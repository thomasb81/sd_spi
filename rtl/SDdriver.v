==> flow/design.v <==
`timescale 1ns / 1ps
module SDdriver(
    input clk,
    input rst,
    input start,
    input stop,
    input [7:0] sample_code,
    input fifo_empty,
    input fifo_prog,
    output reg fifo_wr,
    output reg [15:0] fifo_data,
    input [7:0] SDctrl_data,
    input SDctrl_valid,
    input SDctrl_available,
    output [31:0] SDctrl_address,
    output reg SDctrl_start,
    output reg [2:0] state,
    output reg [31:0] nb_data
);
reg [10:0] data_cpt;
reg [7:0] addr;
reg [22:0] block_cnt;
reg block_part;
reg [7:0] sample_code_latch;
wire finish;
wire [8:0] cpt_bottom;
wire state_end;
reg state_end_latch;
reg SDctrl_available_latch;
always @(posedge clk) begin
  if(rst == 1'b1) begin
    state <= 3'b000;
    block_cnt <= 23'h000000;
    nb_data <= 32'h00000000;
    data_cpt <= 11'h000;
    addr <= 8'h00;
    block_part <= 1'b0;
    sample_code_latch <= 8'h00;
  end
  else begin
    fifo_wr <= 1'b0;
    SDctrl_start <= 1'b0;
    case(state)
    3'b000: begin
      if (start == 1'b1 && SDctrl_available == 1'b1 && SDctrl_available_latch == 1'b1) begin
        state <= 3'b001;
        SDctrl_start <= 1'b1;
        data_cpt <= 11'h000;
        block_cnt <= 23'h000000;
	sample_code_latch <= sample_code+1;
      end
      else begin
        state <= 3'b000;
      end
    end
    3'b001: begin
      if (fifo_empty == 1'b1 & state_end_latch == 1'b1 & SDctrl_available == 1'b1 && SDctrl_available_latch == 1'b1) begin
	state <= 3'b100;
	data_cpt <= 11'h000;
	SDctrl_start <= 1'b1;
      end
      else begin
	state <= 3'b001;
	if (SDctrl_valid == 1'b1 ) begin
	  data_cpt <= data_cpt +1;
	  case(data_cpt)
            0+((sample_code_latch)<<3): addr[7:0] <= SDctrl_data;
            1+((sample_code_latch)<<3): {block_cnt[6:0],block_part} <= SDctrl_data;
            2+((sample_code_latch)<<3): block_cnt[14:7] <= SDctrl_data;
            3+((sample_code_latch)<<3): block_cnt[22:15] <= SDctrl_data;
            4+((sample_code_latch)<<3): nb_data[7:0] <= SDctrl_data;
            5+((sample_code_latch)<<3): nb_data[15:8] <= SDctrl_data;
            6+((sample_code_latch)<<3): nb_data[23:16] <= SDctrl_data;
            7+((sample_code_latch)<<3): nb_data[31:24] <= SDctrl_data;
	  endcase
	end
      end
    end
    3'b100: begin
      if (finish ==  1'b1)begin
        state <= 3'b000;
      end
      else if (SDctrl_available == 1'b1 &&SDctrl_available_latch == 1'b1 && state_end_latch == 1'b1) begin
	state <= 3'b011;
      end
      else begin
	state <= 3'b100;
	if (SDctrl_valid == 1'b1 ) begin
	  data_cpt <= data_cpt + 1;
	  if (data_cpt==11'h1ff) begin
	    block_cnt <= block_cnt +1;
	  end
	  if (cpt_bottom <= data_cpt ) begin
	    nb_data <= nb_data -1;
            if (data_cpt[0]==1'b0) begin
               fifo_data[7:0] <= SDctrl_data;
            end
            else begin
               fifo_data[15:8] <= SDctrl_data;
               fifo_wr<= 1'b1;
            end
	  end
	end
      end
    end
    3'b010: begin
      if (finish ==  1'b1 && state_end_latch == 1'b1)begin
        state <= 3'b000;
      end
      else if ( finish == 1'b0 && state_end_latch == 1'b1) begin
	state <= 3'b011;
	block_part <= ~block_part;
	if (block_part == 1'b1) begin
	  block_cnt <= block_cnt + 1;
        end
      end
      else begin
	state <= 3'b010;
	if (SDctrl_valid == 1'b1 ) begin
	  data_cpt <= data_cpt + 1;
	  if (cpt_bottom <= data_cpt ) begin
	    nb_data <= nb_data -1;
            if (data_cpt[0]==1'b0) begin
               fifo_data[7:0] <= SDctrl_data;
            end
            else begin
               fifo_data[15:8] <= SDctrl_data;
               fifo_wr<= 1'b1;
            end
	  end
	end
      end
    end
    3'b011:begin
      if (finish ==  1'b1)begin
        state <= 3'b000;
      end
      else if (fifo_prog == 1'b1 && SDctrl_available == 1'b1 && SDctrl_available_latch == 1'b1) begin
	state <= 3'b010;
        SDctrl_start <= 1'b1;
	data_cpt <= 11'h000;
      end
      else begin
	state <= 3'b011;
      end
    end
    endcase
  end
end
assign finish = (nb_data == 0 || stop==1'b1)? 1'b1 : 1'b0;
assign SDctrl_address = {block_cnt,9'b000000000} ; 
assign cpt_bottom = (state == 3'b100) ? {block_part,addr[7:0]} : {block_part,8'h00}; 
assign state_end = (state == 3'b001 && data_cpt == 7+((sample_code_latch)<<3) +1) ||
	           (state == 3'b100 && data_cpt == 11'h1ff) || 
		   (state == 3'b010 && block_part == 1'b0 && data_cpt == 11'h0ff) ||
		   (state == 3'b010 && block_part == 1'b1 && data_cpt == 11'h1ff) ||
		   finish;
always @(posedge clk) begin
  if(rst == 1'b1) begin
    state_end_latch <= 1'b0;
    SDctrl_available_latch <= 1'b0;
  end
  else begin
    SDctrl_available_latch <= SDctrl_available;
    if ((state == 3'b001 && state_end == 1'b1) ||
       (state == 3'b100 && state_end == 1'b1) ||
       (state == 3'b010 && state_end == 1'b1) 
       )
    begin
      state_end_latch <= 1'b1; 
    end
    else if (SDctrl_available_latch == 1'b1 ) begin
      state_end_latch <= 1'b0;
    end
  end
end
endmodule
Reports on SDdriver
Tool output for the design above, in the order of the flow.
Line numbers count from 1 in the design file above.
Operators carry their Yosys type and port widths (W data, S select, Z words).
Cell names lack the library's common part.
A cell with - has no value.
- design top: SDdriver
- clock port: clk
- cell library: sky130hd
- corner: tt_025C_1v80

Word-level counts
Source: Yosys, flattened and elaborated, memories not mapped. Widths are those after wreduce. Registers that Yosys merges into a memory's read port (data or address) are not register bits. Print and check cells do not count.
- bitwise gates (word level): 6
- add/sub/neg operators: 12
- equality and inequality tests: 42
- noted order comparisons: 1
- multiplexer cells: 162
- reduce/logical cells at 45
- operators by type and width (operator ; count):
    $mux W8 ; 99
    $mux W11 ; 9
    $pmux W8 S3 ; 4
    $eq A11 B12 Y1 ; 7
    $mux W7 ; 12
    $pmux W8 S4 ; 2
    $pmux W11 S5 ; 1
    $ne A2 B2 Y1 const B ; 24
    $add A3 B11 Y12 const A ; 4
    $sub A32 B1 Y32 const B ; 1
    $logic_not A32 Y1 ; 1
    $pmux W8 S2 ; 2
    $reduce_and A15 Y1 ; 2
    $reduce_and A14 Y1 ; 2
    $pmux W7 S4 ; 1
    $reduce_and A13 Y1 ; 2
    $add A2 B11 Y12 const A ; 2
    $add A23 B1 Y23 const B ; 1
    $mux W1 ; 23
    $logic_and A1 B1 Y1 ; 18
    $pmux W3 S5 ; 1
    $eq A11 B13 Y1 ; 1
    $add A12 B1 Y13 const B ; 1
    $add A1 B11 Y12 const A ; 1
    $reduce_and A12 Y1 ; 1
    $add A11 B1 Y11 const B ; 1
    $eq A11 B11 Y1 ; 1
    $eq A11 B8 Y1 const B ; 1
Other operator kinds: 24; their cells: 43.
- bits of input ports at 24
- bits in registers at 106
- output and inout bits: 85
- word-level cells at 286

Depth
Longest topological path by Yosys (ltp), each cell counted once; first at word level (registers and memories cut), then after technology mapping (sequential cells cut; the memories' decode and read muxes count).
- word-level depth: 13
- noted ABC_AREA: 0
- depth in mapped cells at 13
- depth with buffers taken out at 10

Mapped cells and area
Yosys stat after the flow's synthesis: flattened, memories mapped to cells. It holds for the ABC_AREA given above (unset counts as 0); a run with the other value may have another netlist.
Totals and module areas in this step are rounded.
- cell count: 826
- noted buffers: 53
- noted mapped area: 6500 µm²
- sequential part of the area at 2300 µm²
- mapped flip-flops: 106
- cells by type (type ; count ; area in all (µm²)):
    dfxtp_1 ; 88 ; 1761.69
    edfxtp_1 ; 18 ; 540.518
    nor2_1 ; 100 ; 375.36
    a21oi_1 ; 70 ; 350.336
    nand2_1 ; 86 ; 322.81
    o21ai_0 ; 51 ; 255.245
    ha_1 ; 18 ; 225.216
    mux2i_1 ; 22 ; 220.211
    nand3_1 ; 43 ; 215.206
    clkbuf_1 ; 38 ; 142.637
    xnor2_1 ; 16 ; 140.134
    nand4_1 ; 20 ; 125.12
    a21o_1 ; 15 ; 112.608
    nor3_1 ; 21 ; 105.101
    o31ai_1 ; 12 ; 90.086
    nand2b_1 ; 14 ; 87.584
    o32ai_1 ; 9 ; 78.826
    inv_1 ; 19 ; 71.318
Other cell types: 44; their cells: 166.

Path before layout
OpenSTA on the mapped netlist: ideal clock, no wires. The path of least setup slack (recovery checks aside). Input and output delay are each 20% of the period. Register names are those of the netlist, which keeps one name where synthesis merged equal registers.
- path kind: register to register
- start point: register state[2]
- end point: register fifo_data[0]
- delay of the path: 3.608 ns
- data required time: 7.190 ns
- stages on the path: 12
- data arrival time: 3.238 ns
- setup time: 0.370 ns
- slack: 3.952 ns
- noted time at the first pin: 0.000 ns
- noted buffers on the path: 2
- noted clock period: 7.56 ns
- period reached after synthesis: 3.608 ns
"delay of the path" = arrival - input delay + setup time.
"stages on the path": output pins that drive a net of the path, with the launching flip-flop's if there is one; two outputs of one cell count as two.
"period reached after synthesis" is the clock period less the worst setup slack; recovery checks do not enter. This is arithmetic on one report: input and output delays are still those of the set period (20% each).
The rows between start and end are the longest chain of elaborated cells between them; the timing report does not say that the signal goes this way. Where chains are equally long, one stands for them.
A line is the first line of the expression or statement that the cell stems from. Yosys adds cells for indexed reads and writes and turns some case tables into memories.
A register here has more assigning lines than the two given.
The path ends at the enable pin of a flip-flop; only ways to that pin are counted.
- path through: dfxtp_1 > clkbuf_1 > nor3b_1 > clkbuf_1 > and2_1 > ha_1 > a21o_1 > a21o_1 > a2111oi_0 > o21ai_0 > or4_1 > nor2_1
- length of the longest elaborated chain: 3
- elaborated cells on any way between the ends at 8
- classes of those cells: 6 x eq/ne; 2 x reduce/logical
- ends and longest elaborated chain, post-synthesis (what ; line ; text):
    start: declaration ; 17 ; output reg [2:0] state,
    start: assignment ; 32 ; state <= 3'b000;
    start: assignment ; 46 ; state <= 3'b001;
    $eq A3 B2 Y1 ; 43 ; case(state)
    $reduce_bool A2 Y1 ; - ;
    $reduce_and A6 Y1 ; - ;
    end: assignment ; 96 ; fifo_data[7:0] <= SDctrl_data;
    end: assignment ; 124 ; fifo_data[7:0] <= SDctrl_data;
    end: declaration ; 11 ; output reg [15:0] fifo_data,

Worst path after layout
Path of least setup slack in the final report of stored run 2 (OpenROAD, finished layout, wires in). Where an end is a register, its clock arrival counts in the times.
- path kind: register to register
- start point: register state[0]
- end point: register fifo_data[15]
- slack: 0.07 ns
- data arrival time: 3.09 ns
- noted buffers on the path: 2
- data required time: 3.16 ns
- stages on the path: 12
- setup time: 0.31 ns
- noted time at the first pin: 0.35 ns
- noted clock period: 3.12 ns
The rows between start and end are the longest chain of elaborated cells between them; the timing report does not say that the signal goes this way. Where chains are equally long, one stands for them.
A register here has more assigning lines than the two given.
The path ends at the enable pin of a flip-flop; only ways to that pin are counted.
- path through: dfxtp_2 > nor3b_2 > buf_4 > buf_6 > nand2_1 > ha_1 > nand4_1 > or2_2 > mux2i_1 > o21ai_1 > or4_4 > nor2_4
- length of the longest elaborated chain: 3
- elaborated cells on any way between the ends at 8
- classes of those cells: 6 x eq/ne; 2 x reduce/logical
- ends and longest elaborated chain, after layout (what ; line ; text):
    start: declaration ; 17 ; output reg [2:0] state,
    start: assignment ; 32 ; state <= 3'b000;
    start: assignment ; 46 ; state <= 3'b001;
    $eq A3 B2 Y1 ; 43 ; case(state)
    $reduce_bool A2 Y1 ; - ;
    $reduce_and A6 Y1 ; - ;
    end: assignment ; 99 ; fifo_data[15:8] <= SDctrl_data;
    end: assignment ; 127 ; fifo_data[15:8] <= SDctrl_data;
    end: declaration ; 11 ; output reg [15:0] fifo_data,

# Flow runs of SDdriver

Module SDdriver, platform sky130hd: 2 stored runs of the flow (Yosys, OpenROAD) with differing settings, in no particular order. Input and output delays are each 20% of the period that was set; the output load is 0.01 pF.
By "critical path time" is meant the share of the clock period that the worst setup path is allowed (20% is reserved at inputs, 20% at outputs), minus its slack. Clock arrival times at its registers enter into it.
"total power of the final layout" rests on the timing tool's default activity at the inputs, not on a simulated workload.
Results are given in rounded form.

Stored run 1

==> flow/run.sh <==
#!/bin/bash
# the make line also repeats the synthesis and layout settings of config.mk as NAME=value (left out here)
make -C /OpenROAD-flow-scripts/flow DESIGN_CONFIG=/design/flow/config.mk WORK_HOME=/design/flow/orfs CLKGATE_MAP_FILE= finish
==> flow/config.mk <==
export PLATFORM = sky130hd
export DESIGN_NAME = SDdriver
export DESIGN_NICKNAME = SDdriver
export VERILOG_FILES = /design/flow/design.v
export SDC_FILE = /design/flow/constraint.sdc
export NUM_CORES = 4
export LEC_CHECK = 0
export CAP_MARGIN = 20
export CELL_PAD_IN_SITES_DETAIL_PLACEMENT = 1
export CELL_PAD_IN_SITES_GLOBAL_PLACEMENT = 2
export CORE_MARGIN = 2
export CORE_UTILIZATION = 57
export CTS_CLUSTER_DIAMETER = 227
export GPL_ROUTABILITY_DRIVEN = 1
export MAX_ROUTING_LAYER = met5
export PLACE_DENSITY = 0.54
export SETUP_SLACK_MARGIN = 0.64
export SLEW_MARGIN = 20
export TNS_END_PERCENT = 70
==> flow/constraint.sdc <==
create_clock -name core_clock -period 4.24 [get_ports {clk}]
set_input_delay 0.8480 -clock core_clock [delete_from_list [all_inputs] [get_ports {clk}]]
set_output_delay 0.8480 -clock core_clock [all_outputs]
set_load 0.01 [all_outputs]

Stored run 1: unfinished; error GPL-0301 in placement.

Stored run 2

==> flow/run.sh <==
#!/bin/bash
# the make line also repeats the synthesis and layout settings of config.mk as NAME=value (left out here)
make -C /OpenROAD-flow-scripts/flow DESIGN_CONFIG=/design/flow/config.mk WORK_HOME=/design/flow/orfs CLKGATE_MAP_FILE= finish
==> flow/config.mk <==
export PLATFORM = sky130hd
export DESIGN_NAME = SDdriver
export DESIGN_NICKNAME = SDdriver
export VERILOG_FILES = /design/flow/design.v
export SDC_FILE = /design/flow/constraint.sdc
export NUM_CORES = 4
export LEC_CHECK = 0
export CAP_MARGIN = 25
export CELL_PAD_IN_SITES_DETAIL_PLACEMENT = 1
export CORE_ASPECT_RATIO = 1.54
export CORE_MARGIN = 2
export CORE_UTILIZATION = 43
export GPL_TIMING_DRIVEN = 1
export MIN_ROUTING_LAYER = met2
export PLACE_DENSITY_LB_ADDON = 0.15
export SLEW_MARGIN = 20
export TNS_END_PERCENT = 60
==> flow/constraint.sdc <==
create_clock -name core_clock -period 3.12 [get_ports {clk}]
set_input_delay 0.6240 -clock core_clock [delete_from_list [all_inputs] [get_ports {clk}]]
set_output_delay 0.6240 -clock core_clock [all_outputs]
set_load 0.01 [all_outputs]

Measured in stored run 2:
- smallest hold slack at 0.49 ns
- noted the critical path time: 3.05 ns
- type of the worst setup path: register to register
- standard-cell area after layout: 8300 µm²
- total negative slack at 0.000 ns
- noted the total power of the final layout: 2.9 mW
- post-synthesis cell area: 6500 µm²
- setup slack of the worst path: 0.072 ns
- full die area at 16000 µm²
