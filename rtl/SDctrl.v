==> flow/design.v <==
`timescale 1ns / 1ps
module SDBoot(
    input clk,
    input rst,
    output [6:0] cmd,
    output reg SDctrl_start,
    output en_clk,
    output [7:0] div_clk,
    output reg cs,
    input sclk_fall,
    input SDctrl_valid_status,
    input [6:0] SDctrl_status,
    input SDctrl_available 
);
reg [1:0] state;
reg [6:0] cnt;
always @(posedge clk) begin
  if (rst == 1'b1) begin
    state <= 2'b00;
    cnt <= 7'b0000000;
    cs <= 1'b1;
    SDctrl_start <= 1'b0;
  end
  else begin
    SDctrl_start <= 1'b0;
    if (state != 2'b00 && SDctrl_valid_status == 1'b1) begin
      cnt <= SDctrl_status;
    end
    case(state)
      2'b00: begin
        if (cnt[3:0] == 4'b1111) begin
          state <= 2'b01;
          SDctrl_start <= 1'b1;
          cs <= 1'b0;
        end
        else begin
          if (sclk_fall == 1'b1) begin
            cnt[3:0] <= cnt[3:0] +1;
          end
        end
      end
      2'b01: begin
        if (SDctrl_available == 1'b1 && cnt == 7'h01 ) begin
          SDctrl_start <= 1'b1;
          state <= 2'b10;
        end
        else begin
          state <= 2'b01;
        end
      end
      2'b10: begin
        if (SDctrl_available == 1'b1 && cnt == 7'h00 ) begin
          state <= 2'b11;
        end
        else if (SDctrl_available == 1'b1 && cnt == 7'h01) begin
          state <= 2'b11;
        end
        else begin
          state <= 2'b10;
        end
      end
      2'b11: begin
        if (SDctrl_available == 1'b1 && cnt == 7'h01 ) begin
          SDctrl_start <= 1'b1;
          state<=2'b10;
        end
      end
    endcase
  end
end
assign div_clk = (cnt == 7'h00 && state == 2'b11  ) ? 8'h00 : 8'hff;
assign en_clk = 1'b1;
assign cmd = (cnt == 7'h00 && state == 2'b11) ? 7'h11 :
             (state == 2'b10 || state == 2'b11) ? 7'h01 : 7'h00;
initial begin
  state <= 2'b00;
end
endmodule
module SDDivider(
input clk,
input rst,
input en,
input [7:0] value,
output reg sclk,
output sclk_fall
);
reg [7:0] cpt;
always @(posedge clk) begin
  if (rst == 1'b1) begin
    sclk <= 1'b1;
    cpt <=0;
  end
  else begin 
    if (en == 1'b1) begin
      if (cpt == value ) begin
        sclk <= ~sclk;
        cpt <= 0;
      end
      else begin
        cpt <= cpt + 1;
      end
    end
  end
end
assign sclk_fall = ((cpt == 8'h00) && sclk==1'b0) ? 1'b1: 1'b0;
endmodule
module SDctrl(
input clk,
input rst,
output sclk,
output mosi,
input miso, 
output cs,
output [6:0] cmd,
input [31:0] address,
input en,
output valid_status,
output [6:0] resp_status,
output rdy,
output [7:0] data_out,
output data_out_valid
);
wire sd_en_q; 
wire en_clk;
wire [7:0] div_clk;
wire en_boot;
wire sclk_fall;
SDDivider spi_clk0(
.clk(clk),
.rst(rst),
.en(en_clk),
.value(div_clk),
.sclk(sclk),
.sclk_fall(sclk_fall)
);
spi_cmd spi_cmd0(
.clk(clk),
.rst(rst),
.cmd(cmd),
.idata(address),
.en(sd_en_q),
.sclk_fall(sclk_fall),
.sclk(sclk),
.mosi(mosi),
.miso(miso), 
.resp_status(resp_status),
.valid_status(valid_status),
.rdy(rdy),
.data_out(data_out),
.data_out_valid(data_out_valid)
);
SDBoot SDBoot0(
.clk(clk),
.rst(rst),
.cmd(cmd),
.SDctrl_start(en_boot),
.en_clk(en_clk),
.div_clk(div_clk),
.cs(cs),
.sclk_fall(sclk_fall),
.SDctrl_valid_status(valid_status),
.SDctrl_status(resp_status),
.SDctrl_available(rdy) 
);
assign sd_en_q = en || en_boot;
endmodule
module spi (
input clk,
input rst,
input sclk_fall,
input en,
input [7:0] byte_idata,
output mosi,
output reg [2:0] state
);
always @(posedge clk) begin
  if (rst == 1'b1) begin
    state <= 7;
  end
  else begin
    if (en == 1'b1) begin
      if (sclk_fall == 1'b1) begin
        state <= state -1;
      end
    end
    else begin
      state <= 7;
    end
  end
end
assign mosi = (en == 1'b1) ? byte_idata[state] :  1'b1; 
endmodule
module spi_cmd(
input clk,
input rst,
input [6:0] cmd,
input [31:0] idata,
input en,
input sclk_fall,
input sclk,
output mosi,
input miso, 
output valid_status,
output reg rdy,
output [6:0] resp_status,
output [7:0] data_out,
output data_out_valid
);
reg [2:0] cpt;
wire [45:0] cmd_message;
wire [7:0] data;
wire [2:0] spi_state;
wire known_cmd;
wire spi_en;
wire valid_status_internal;
reg valid_status_internal_q;
wire cpt_inf6;
reg sclk_q;
reg en_q;
reg [7:0] rsp_message;
reg [11:0] recv_cpt;
reg [1:0] recv_state;
reg data_out_valid_q;
assign cmd_message = (cmd == 6'd0) ?  46'h000000000095 :
                     (cmd == 6'd1) ?  46'h010000000095 :  
                     (cmd == 6'd17) ? {6'h11,idata,8'h00} :  
                                      46'hffffffffffff;
assign data = (cpt == 4'd0)  ? {2'b01,cmd_message[45:40]} : 
               (cpt == 4'd1)  ? cmd_message[39:32] :
               (cpt == 4'd2)  ? cmd_message[31:24] :
               (cpt == 4'd3)  ? cmd_message[23:16] :
               (cpt == 4'd4)  ? cmd_message[15:8] :
               (cpt == 4'd5)  ? cmd_message[7:0] : 
               8'hff;
always @(posedge clk) begin
  if (rst == 1'b1) begin
    cpt <= 0;
  end
  else begin
    if (en_q == 1'b1 ) begin
      if ( sclk_fall == 1'b1) begin
        if (spi_state == 3'b000 && cpt_inf6 == 1'b1)begin
          cpt <= cpt +1;
        end
      end
    end
    else begin
      cpt <= 0;
    end
  end
end
always @(posedge clk) begin 
  if (rst == 1'b1) begin
    rsp_message <= 8'hFF;
  end
  else begin
    if (sclk_q == 1'b0 && sclk == 1'b1) begin
      rsp_message <= {rsp_message[6:0],miso};
    end
  end
end
assign known_cmd = (cmd == 6'd0 || cmd == 6'd1 || cmd == 6'd17 );
assign valid_status_internal = (cpt == 6 && rsp_message[7] ==1'b0 && known_cmd && rdy== 1'b0) ? 1'b1 : 1'b0;
assign resp_status = rsp_message[6:0];
assign valid_status = valid_status_internal_q == 1'b0 && valid_status_internal == 1'b1 && recv_state==2'b00; 
always @(posedge clk) begin
  if (rst == 1'b1) begin
    rdy <= 1'b1;
    en_q <= 1'b0;
    valid_status_internal_q <= 1'b0;
  end
  else begin
    valid_status_internal_q <= valid_status_internal;
    if (en == 1'b1) begin
      rdy <= 1'b0; 
    end
    if (rdy == 1'b0) begin
      if (sclk == 1'b0) begin
        en_q <= 1'b1;
      end
    end
    if ((cmd == 6'd0 || cmd == 6'd1)  && cpt == 6 && valid_status == 1'b1 ) begin
      rdy <= 1'b1;
      en_q <= 1'b0;
    end
    else if ((cmd == 6'd17)  && recv_state == 2'b11 && recv_cpt[4] == 1'b1) begin
      rdy <= 1'b1;
      en_q <= 1'b0;
    end
  end
end
always @(posedge clk) begin
  if (rst == 1'b1) begin
    sclk_q <= 1'b1;
  end
  else begin
    sclk_q <= sclk;
  end 
end
assign spi_en = en_q && (cpt_inf6 == 1'b1);
assign cpt_inf6 = (cpt < 6)? 1'b1 : 1'b0;
spi spi0 (
.clk(clk),
.rst(rst),
.sclk_fall(sclk_fall),
.en(spi_en),
.byte_idata(data),
.mosi(mosi),
.state(spi_state)
);
always @(posedge clk) begin 
  if (rst == 1'b1) begin
    recv_state <= 2'b00;
    recv_cpt <= 0;
    data_out_valid_q <= 0;
  end
  else begin
    if ((data_out_valid == 1'b1 || data_out_valid_q==1'b1) && recv_cpt[2:0] == 3'b111 && recv_state == 2'b10 ) begin
      data_out_valid_q <= 1'b1;
    end
    else begin
      data_out_valid_q <= 1'b0;
    end
    if (sclk_q == 1'b0 && sclk == 1'b1) begin
       case(recv_state)
       2'b00: begin
         if (cmd == 6'd17 && rsp_message[7] == 1'b0 && valid_status_internal == 1'b1) begin
         recv_cpt <= 0;
         recv_state <=2'b01;
         end
       end
       2'b01: begin
       if (rsp_message[7:0] == 8'hfe) begin
         recv_state <= 2'b10;
       end
       end
       2'b10: begin
       if (recv_cpt == 12'b111111111111) begin
         recv_cpt <=0;
         recv_state <= 2'b11;
       end
       else begin
         recv_cpt <= recv_cpt + 1;
       end
       end
       2'b11:begin
       if (recv_cpt[4:0] == 5'b10000) begin
         recv_cpt <=0;
         recv_state <= 2'b00;
       end
       else begin
         recv_cpt <= recv_cpt + 1;
       end
       end
       endcase
    end
  end
end
assign data_out = rsp_message[7:0];
assign data_out_valid = data_out_valid_q == 1'b0 && recv_cpt[2:0] == 3'b111 && recv_state == 2'b10;
initial begin
  recv_state <= 2'b00;
end
endmodule
# == Step by step through the tools: SDctrl ==
# What the tools print for SDctrl, step after step.
# Line numbers count from 1 in the design file above.
# Operators carry their Yosys type and port widths (W data, S select, Z words).
# Cell names lack the library's common part.
# The mark n/a stands for no value.
# setup
top_module,SDctrl
clock_port,clk
library,sky130hd
corner,tt_025C_1v80

# == After elaboration ==
# Yosys after proc, flatten, opt, wreduce and memory -nomap, before mapping. Memory bits, and registers merged into a memory's read port (data or address), are not among the register bits. Print and check cells are not counted.
# word_totals
register_bits,53
elab_cells,148
# op_classes
n_addsub,5
compare,1
eq_ne,27
shifts,1
mux,39
bitwise,8
reduce_logical,50
# ops
operator,count
$mux W46,3
$mux W8,7
$pmux W12 S3,1
$mux W12,3
$logic_and A1 B1 Y1,23
$pmux W2 S4,2
$mux W4,4
$mux W2,8
$eq A7 B1 Y1 const B,2
$logic_not A7 Y1,2
$add A12 B1 Y12 const B,1
$eq A12 B12 Y1 const B,1
$eq A3 B3 Y1 const B,4
$mux W1,9
$not A1 Y1,8
$eq A2 B2 Y1 const B,4
$reduce_or A2 Y1,4
$reduce_bool A4 Y1,2
$add A8 B1 Y8 const B,1
$shiftx A8 B3 Y1,1
$eq A8 B8 Y1,1
$eq A8 B8 Y1 const B,1
$logic_not A8 Y1,1
$eq A7 B5 Y1 const B,1
$mux W7,1
$ne A2 B1 Y1 const B,3
$ne A2 B2 Y1 const B,3
$reduce_and A2 Y1,3
# Other operator kinds: 18; their cells: 27.

# == Depth ==
# Longest topological path by Yosys (ltp), each cell counted once; first at word level (registers and memories cut), then after technology mapping (sequential cells cut; the memories' decode and read muxes count).
# depth
depth_word,17
ABC_AREA,0
ltp_mapped,10

# == After synthesis ==
# The flow's flattened synthesis, as Yosys stat reports it; memories are mapped. The netlist is that of the ABC_AREA named above (0 if unset); the other value can give another one.
# synth_totals
cells,405
yosys_area_um2,3226.8
seqArea_um2,1061.0
flip_flops,53
n_buf,30
# by_type
type,count,type_area_um2
dfxtp_1,53,1.06E+03
ha_1,20,250.24
nor2_1,54,202.694
nand2_1,41,153.898
xnor2_1,16,140.134
nand4_1,15,93.84
buf_4,12,90.086
inv_1,20,75.072
nand3b_1,10,75.072
a21oi_1,14,70.067
nand3_1,14,70.067
mux2i_1,6,60.058
nor3_1,12,60.058
nor2b_1,8,50.048
clkbuf_1,13,48.797
a211oi_1,6,45.043
o21ai_0,8,40.038
a31oi_1,6,37.536
# Other cell types: 36; their cells: 77.
# By module: a second synthesis without flattening, with its own total; a netlist apart from the flattened one above.
# hier_totals
cells_unflattened,461
area_unflattened_um2,3678.5
# Rows give one instance, submodules left out.
# modules
module,n_inst,cells,area_um2,seq_area_um2
spi_cmd,1,296,2244.7,600.6
SDBoot,1,82,674.4,220.2
SDDivider,1,60,548.0,180.2
spi,1,22,205.2,60.1
SDctrl,1,1,6.3,0.0

# == Timing after synthesis ==
# OpenSTA on the mapped netlist: ideal clock, no wires. The path of least setup slack (recovery checks aside). Input and output delay are each 20% of the period. Register names are those of the netlist, which keeps one name where synthesis merged equal registers.
# synth_path
path_type,reg-to-output
start,register spi_cmd0.cpt[2]
end,output mosi
period_ns,5.36
output_delay_ns,1.072
launch_ns,0.000
arrival_ns,1.999
required_time_ns,4.288
setup_slack_ns,2.289
delay_ns,1.999
stages,10
path_buffers,1
synth_period_reached_ns,3.071
# "delay_ns" = arrival - input delay + setup time.
# At an output port there is no setup time.
# "stages" counts driving pins, that of a launching flip-flop among them; a cell with two outputs on the path counts twice.
# "synth_period_reached_ns" = period - worst setup slack (recovery checks aside). The figure is calculated, with input and output delays left at 20% of the set period.
# The rows between start and end are the longest chain of elaborated cells between them; the timing report does not say that the signal goes this way. Where chains are equally long, one stands for them.
# Each line given opens the expression or statement behind the cell; cells for indexed reads and writes are added by Yosys, which also makes memories of some case tables.
# A register here has more assigning lines than the two given.
# synth_between
path_cell_list,dfxtp_1 > buf_2 > clkinv_1 > ha_1 > nor2b_1 > nand3b_1 > o221ai_1 > o211ai_1 > a221o_1 > nand4_1
elab_chain_len,9
cone_cells,17
cone_lines,9
# synth_rtl
element,line_no,rtl
start: declaration,209,reg [2:0] cpt;
start: assignment,237,cpt <= 0;
start: assignment,243,cpt <= cpt +1;
$eq A3 B3 Y1,233,(cpt == 4'd5)  ? cmd_message[7:0] :
$mux W8,233,
$mux W8,232,(cpt == 4'd4)  ? cmd_message[15:8] :
$mux W8,231,(cpt == 4'd3)  ? cmd_message[23:16] :
$mux W8,230,(cpt == 4'd2)  ? cmd_message[31:24] :
$mux W8,229,(cpt == 4'd1)  ? cmd_message[39:32] :
$mux W8,228,"assign data = (cpt == 4'd0)  ? {2'b01,cmd_message[45:40]} :"
$shiftx A8 B3 Y1,191,assign mosi = (en == 1'b1) ? byte_idata[state] :  1'b1;
$mux W1,191,
end: declaration,111,"output mosi,"

# == Timing after layout ==
# Path of least setup slack in the final report of stored run 1 (OpenROAD, finished layout, wires in). Where an end is a register, its clock arrival counts in the times.
# layout_path
path_type,reg-to-output
start,register spi_cmd0.cpt[2]
end,output mosi
period_ns,4.52
output_delay_ns,0.90
launch_ns,0.30
arrival_ns,3.32
required_time_ns,3.62
setup_slack_ns,0.30
stages,9
path_buffers,1
# The rows between start and end are the longest chain of elaborated cells between them; the timing report does not say that the signal goes this way. Where chains are equally long, one stands for them.
# A register here has more assigning lines than the two given.
# layout_between
path_cell_list,dfxtp_1 > clkinv_1 > ha_1 > nor3_1 > nand3b_1 > a311oi_1 > a221o_1 > nand4_1 > clkdlybuf4s50_1
elab_chain_len,9
cone_cells,17
cone_lines,9
# layout_rtl
element,line_no,rtl
start: declaration,209,reg [2:0] cpt;
start: assignment,237,cpt <= 0;
start: assignment,243,cpt <= cpt +1;
$eq A3 B3 Y1,233,(cpt == 4'd5)  ? cmd_message[7:0] :
$mux W8,233,
$mux W8,232,(cpt == 4'd4)  ? cmd_message[15:8] :
$mux W8,231,(cpt == 4'd3)  ? cmd_message[23:16] :
$mux W8,230,(cpt == 4'd2)  ? cmd_message[31:24] :
$mux W8,229,(cpt == 4'd1)  ? cmd_message[39:32] :
$mux W8,228,"assign data = (cpt == 4'd0)  ? {2'b01,cmd_message[45:40]} :"
$shiftx A8 B3 Y1,191,assign mosi = (en == 1'b1) ? byte_idata[state] :  1'b1;
$mux W1,191,
end: declaration,111,"output mosi,"

# Below are 2 stored runs of the flow (Yosys, OpenROAD; platform sky130hd) on SDctrl, each with its settings and what was measured, unordered. Constraints: input delay and output delay 20% of the set period each, output load 0.01 pF.
# "achieved_period_ns" means the clock period less the worst setup slack. The figure is calculated, with input and output delays left at 20% of the set period.
# "worst_setup_path_time_ns" means the part of the period allowed to the worst setup path (the constraints hold back 20% at inputs and 20% at outputs) less its slack; where the path has registers, the arrival times of their clocks count too.
# "power_mw" is the tool's figure for a default switching activity; nothing was simulated.
# A setting shown as . is not set for that run.
run,period_ns,CORE_UTILIZATION,SETUP_SLACK_MARGIN,PLACE_DENSITY_LB_ADDON,CORE_ASPECT_RATIO,CORE_MARGIN,CELL_PAD_IN_SITES_DETAIL_PLACEMENT,TNS_END_PERCENT,ABC_AREA,CTS_CLUSTER_DIAMETER,CAP_MARGIN,SLEW_MARGIN,worst_setup_slack_ns,design.die.area_um2,fin_tns_ns,power_mw,hold_worst_slack_ns,worst_setup_path_time_ns,critical_path_type,achieved_period_ns,ys_area_um2,finish.utilization_pct,finish.stdcell_area_um2
stored run 1,4.52,49,-0.27,0.04,1.22,10,0,30,0,331,20,20,0.298,10247.6,0.000,0.8604,0.459,3.32,reg-to-output,4.222,3226.8,61.4,3908.8
stored run 2,3.67,44,0.04,0.29,.,6,0,20,0,.,20,30,0.478,9532.6,0.000,1.048,0.461,2.46,reg-to-output,3.192,3226.8,57.8,4015.1
